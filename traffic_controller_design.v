==> flow/design.v <==
module traffic_controller #(
    parameter COUNTER_WIDTH = 32,
    parameter GREEN_TICKS   = 50000000,    
    parameter YELLOW_TICKS  = 5000000,
    parameter ALLRED_TICKS  = 1000000,
    parameter EMG_GREEN_TICKS = 80000000
)(
    input  wire clk,
    input  wire rst,        
    input  wire emg_ns,
    input  wire emg_ew,
    output reg  ns_red,
    output reg  ns_yellow,
    output reg  ns_green,
    output reg  ew_red,
    output reg  ew_yellow,
    output reg  ew_green,
    output reg [2:0] state_debug  
);
    localparam S_NS_GREEN  = 3'd0;
    localparam S_NS_YELLOW = 3'd1;
    localparam S_ALLRED_1  = 3'd2;
    localparam S_EW_GREEN  = 3'd3;
    localparam S_EW_YELLOW = 3'd4;
    localparam S_ALLRED_2  = 3'd5;
    localparam S_EMG_NS    = 3'd6;
    localparam S_EMG_EW    = 3'd7;
    reg [2:0] state, next_state;
    reg [COUNTER_WIDTH-1:0] timer;
    always @(*) begin
        next_state = state;
        case (state)
            S_NS_GREEN: begin
                if (emg_ns) next_state = S_EMG_NS;
                else if (emg_ew) next_state = S_EMG_EW;
                else if (timer >= GREEN_TICKS) next_state = S_NS_YELLOW;
            end
            S_NS_YELLOW: begin
                if (emg_ns) next_state = S_EMG_NS;
                else if (emg_ew) next_state = S_EMG_EW;
                else if (timer >= YELLOW_TICKS) next_state = S_ALLRED_1;
            end
            S_ALLRED_1: begin
                if (emg_ns) next_state = S_EMG_NS;
                else if (emg_ew) next_state = S_EMG_EW;
                else if (timer >= ALLRED_TICKS) next_state = S_EW_GREEN;
            end
            S_EW_GREEN: begin
                if (emg_ew) next_state = S_EMG_EW;
                else if (emg_ns) next_state = S_EMG_NS;
                else if (timer >= GREEN_TICKS) next_state = S_EW_YELLOW;
            end
            S_EW_YELLOW: begin
                if (emg_ew) next_state = S_EMG_EW;
                else if (emg_ns) next_state = S_EMG_NS;
                else if (timer >= YELLOW_TICKS) next_state = S_ALLRED_2;
            end
            S_ALLRED_2: begin
                if (emg_ns) next_state = S_EMG_NS;
                else if (emg_ew) next_state = S_EMG_EW;
                else if (timer >= ALLRED_TICKS) next_state = S_NS_GREEN;
            end
            S_EMG_NS: begin
                if (timer >= EMG_GREEN_TICKS) next_state = S_ALLRED_1;  
            end
            S_EMG_EW: begin
                if (timer >= EMG_GREEN_TICKS) next_state = S_ALLRED_2;
            end
            default: next_state = S_NS_GREEN;
        endcase
    end
    always @(posedge clk) begin
        if (rst) begin
            state <= S_NS_GREEN;
            timer <= 0;
        end else begin
            if (state != next_state) begin
                state <= next_state;
                timer <= 0;
            end else begin
                timer <= timer + 1;
            end
        end
    end
    always @(*) begin
        ns_red    = 1'b0;
        ns_yellow = 1'b0;
        ns_green  = 1'b0;
        ew_red    = 1'b0;
        ew_yellow = 1'b0;
        ew_green  = 1'b0;
        state_debug = state;
        case (state)
            S_NS_GREEN: begin ns_green = 1; ew_red = 1; end
            S_NS_YELLOW: begin ns_yellow = 1; ew_red = 1; end
            S_ALLRED_1: begin ns_red = 1; ew_red = 1; end
            S_EW_GREEN: begin ew_green = 1; ns_red = 1; end
            S_EW_YELLOW: begin ew_yellow = 1; ns_red = 1; end
            S_ALLRED_2: begin ns_red = 1; ew_red = 1; end
            S_EMG_NS: begin ns_green = 1; ew_red = 1; end
            S_EMG_EW: begin ew_green = 1; ns_red = 1; end
            default: begin ns_red = 1; ew_red = 1; end
        endcase
    end
endmodule
# From RTL to reports: traffic_controller
# Tool output for the design above, in the order of the flow.
# Lines are those of the file above, counted from 1.
# Library cell names are shortened.
# The mark n/a stands for no value.
[inputs]
top = "traffic_controller"
clock = "clk"
library = "sky130hd"
pvt_corner = "tt_025C_1v80"

# After elaboration
# Counts by Yosys on the flattened word-level netlist (proc, flatten, opt, wreduce; memories kept). Print and check cells are left out. Cells with the same type and inputs are merged into one.
# Yosys's memory passes give these memory sizes; they may raise the number of words (mostly to a power of two), join words into wider ones and drop unused or constant bits.
[bits]
regBits = 35
rom_bits = 48
clocked_rd_ports_x_width = 6
n_memories = 1
out_inout_bits = 9
word_cells = 41
[mem_list]
columns = ["name", "size", "width", "read_ports", "write_ports", "line", "rtl"]
rows = [
  ["(no name shown)", 8, 6, 1, 0, 93, "case (state)"],
]
[op_classes]
n_addsub = 1
compare = 4
n_eq = 8
mux = 23
reduce_and_logical = 2
[ops]
columns = ["operator", "n"]
rows = [
  ["2-to-1 mux 3 bit", 22],
  ["adder 32 x 1 -> 32 bit with constant B", 1],
  ["greater-or-equal comparator 32 x 20 -> 1 bit with constant B", 1],
  ["greater-or-equal comparator 32 x 23 -> 1 bit with constant B", 1],
  ["greater-or-equal comparator 32 x 26 -> 1 bit with constant B", 1],
  ["greater-or-equal comparator 32 x 27 -> 1 bit with constant B", 1],
  ["case mux 3 bit (select 8 bit)", 1],
  ["== test 3 bit with constant B", 4],
  ["== test 3 x 2 -> 1 bit with constant B", 2],
  ["== test 3 x 1 -> 1 bit with constant B", 1],
  ["!= test 3 bit", 1],
  ["zero test 3 bit", 1],
  ["OR reduction 2 bit", 1],
]

# Depth
# Yosys ltp: most cells in a row. Word level: on the elaborated netlist, between registers, memories and ports. Mapped: between sequential cells and ports; inverters and the memories' decode and read muxes count.
[logic_depth]
ltp_word = 8
abc_area = 0
ltp_mapped = 12
depth_no_buf = 11

# Netlist
# Yosys stat after the flow's synthesis: flattened, memories mapped to cells. It holds for the ABC_AREA given above (unset counts as 0); a run with the other value may have another netlist.
# Totals and module areas in this step are rounded.
[types]
columns = ["type", "n", "type_area_um2"]
rows = [
  ["dfxtp_1", 41, 820.787],
  ["xor2_1", 18, 157.651],
  ["nor2_1", 36, 135.13],
  ["nand2_1", 21, 78.826],
  ["nand3_1", 13, 65.062],
  ["nor2_2", 10, 62.56],
  ["nor4_1", 10, 62.56],
  ["xnor2_1", 7, 61.309],
  ["buf_6", 5, 56.304],
  ["ha_1", 4, 50.048],
  ["nand4_1", 8, 50.048],
  ["or2_2", 8, 50.048],
  ["a211oi_1", 6, 45.043],
  ["clkbuf_1", 11, 41.29],
  ["a21oi_1", 8, 40.038],
  ["nor3_1", 7, 35.034],
  ["nor4b_1", 4, 35.034],
  ["o21ai_0", 7, 35.034],
]
# Other cell types: 45; their cells: 68.
[mapped]
cell_count = 292
area_um2 = 2410
seqArea_um2 = 821
flip_flops = 41

# Path before layout
# OpenSTA on the mapped netlist: ideal clock, no wires. The path of least setup slack (recovery checks aside). Input and output delay are each 20% of the period. Register names are those of the netlist, which keeps one name where synthesis merged equal registers.
[synth_path]
path_kind = "reg2reg"
from = "reg timer[26]"
to = "reg timer[5]"
clock_period_ns = 2.88
setup_ns = 0.062
launch_ns = 0.000
t_arrival_ns = 2.865
required_ns = 2.818
slack_ns = -0.047
delay_ns = 2.927
driving_pins = 9
n_path_buf = 1
synth_period_reached_ns = 2.927
# "delay_ns" is the arrival time less input delay plus setup time.
# "driving_pins": output pins that drive a net of the path, with the launching flip-flop's if there is one; two outputs of one cell count as two.
# "synth_period_reached_ns" = period - worst setup slack (recovery checks aside). The figure is calculated, with input and output delays left at 20% of the set period.
# The rows between start and end are the longest chain of elaborated cells between them; the timing report does not say that the signal goes this way. Where chains are equally long, one stands for them.
# Each line given opens the expression or statement behind the cell; cells for indexed reads and writes are added by Yosys, which also makes memories of some case tables.
# At most two assigning lines are given for a register; there are more.
[synth_between]
path_cell_list = "dfxtp_1 > or4_4 > or4_1 > a211oi_2 > o41ai_1 > a2111o_1 > or4_4 > buf_6 > nor2_2"
elab_chain_cells = 7
[synth_lines]
columns = ["item", "line", "rtl"]
rows = [
  ["from (decl)", 29, "reg [COUNTER_WIDTH-1:0] timer;"],
  ["from (assign)", 75, "timer <= 0;"],
  ["from (assign)", 81, "timer <= timer + 1;"],
  ["greater-or-equal comparator 32 x 20 -> 1 bit", 61, "else if (timer >= ALLRED_TICKS) next_state = S_NS_GREEN;"],
  ["2-to-1 mux 3 bit", 61, ""],
  ["2-to-1 mux 3 bit", 60, "else if (emg_ew) next_state = S_EMG_EW;"],
  ["2-to-1 mux 3 bit", 59, "if (emg_ns) next_state = S_EMG_NS;"],
  ["case mux 3 bit (select 8 bit)", 32, "case (state)"],
  ["!= test 3 bit", 77, "if (state != next_state) begin"],
  ["OR reduction 2 bit", "n/a", ""],
  ["to (assign)", 75, ""],
  ["to (assign)", 81, ""],
  ["to (decl)", 29, ""],
]

# Path in the finished layout
# From the final timing report of entry B: the path of least setup slack in the routed layout; clock arrival at registers is part of the times.
[layout_path]
path_kind = "reg2reg"
from = "reg timer[26]"
to = "reg timer[23]"
clock_period_ns = 3.69
setup_ns = 0.06
launch_ns = 0.30
t_arrival_ns = 3.50
required_ns = 3.93
slack_ns = 0.43
driving_pins = 9
n_path_buf = 0
# The rows between start and end are the longest chain of elaborated cells between them; the timing report does not say that the signal goes this way. Where chains are equally long, one stands for them.
# At most two assigning lines are given for a register; there are more.
[layout_between]
path_cell_list = "dfxtp_1 > or4_4 > or4_1 > a211oi_2 > o2111a_1 > a211oi_1 > nor4b_1 > or4_4 > nor2_1"
elab_chain_cells = 7
[layout_lines]
columns = ["item", "line", "rtl"]
rows = [
  ["from (decl)", 29, "reg [COUNTER_WIDTH-1:0] timer;"],
  ["from (assign)", 75, "timer <= 0;"],
  ["from (assign)", 81, "timer <= timer + 1;"],
  ["greater-or-equal comparator 32 x 20 -> 1 bit", 61, "else if (timer >= ALLRED_TICKS) next_state = S_NS_GREEN;"],
  ["2-to-1 mux 3 bit", 61, ""],
  ["2-to-1 mux 3 bit", 60, "else if (emg_ew) next_state = S_EMG_EW;"],
  ["2-to-1 mux 3 bit", 59, "if (emg_ns) next_state = S_EMG_NS;"],
  ["case mux 3 bit (select 8 bit)", 32, "case (state)"],
  ["!= test 3 bit", 77, "if (state != next_state) begin"],
  ["OR reduction 2 bit", "n/a", ""],
  ["to (assign)", 75, ""],
  ["to (assign)", 81, ""],
  ["to (decl)", 29, ""],
]

# Module traffic_controller, platform sky130hd: 2 stored runs of the flow (Yosys, OpenROAD) with differing settings, in no particular order. Input and output delays are each 20% of the period that was set; the output load is 0.01 pF.
# "period_reached_ns" = clock period - worst setup slack. The figure is calculated, with input and output delays left at 20% of the set period.
# "worstPathTime_ns" = time allowed to the worst setup path (clock period - input delay - output delay, where it has them) - its slack; a late launch clock adds to it, a late capture clock takes from it.
# "fin_power_uw" is the tool's figure for a default switching activity; nothing was simulated.
# The measured numbers are rounded.

[[run]]
name = "entry A"
[run.settings]
period_ns = 4.72
CORE_UTILIZATION = 68
CELL_PAD_IN_SITES_GLOBAL_PLACEMENT = 2
TNS_END_PERCENT = 60
CTS_CLUSTER_SIZE = 43
MAX_ROUTING_LAYER = "met4"
CAP_MARGIN = 20
CORE_MARGIN = 2
SLEW_MARGIN = 20
[run.results]
outcome = "no results, placement failed with GPL-0301"

[[run]]
name = "entry B"
[run.settings]
period_ns = 3.69
CAP_MARGIN = 20
CORE_MARGIN = 2
CORE_UTILIZATION = 40
SLEW_MARGIN = 20
[run.results]
ys_area_um2 = 2410
dieArea_um2 = 6660
stdcell_area_um2 = 2670
post_route_util_pct = 45.3
fin_ws_ns = 0.433
holdWs_ns = 0.474
fin_power_uw = 1220
period_reached_ns = 3.257
worstPathTime_ns = 3.26
worstPathKind = "reg2reg"
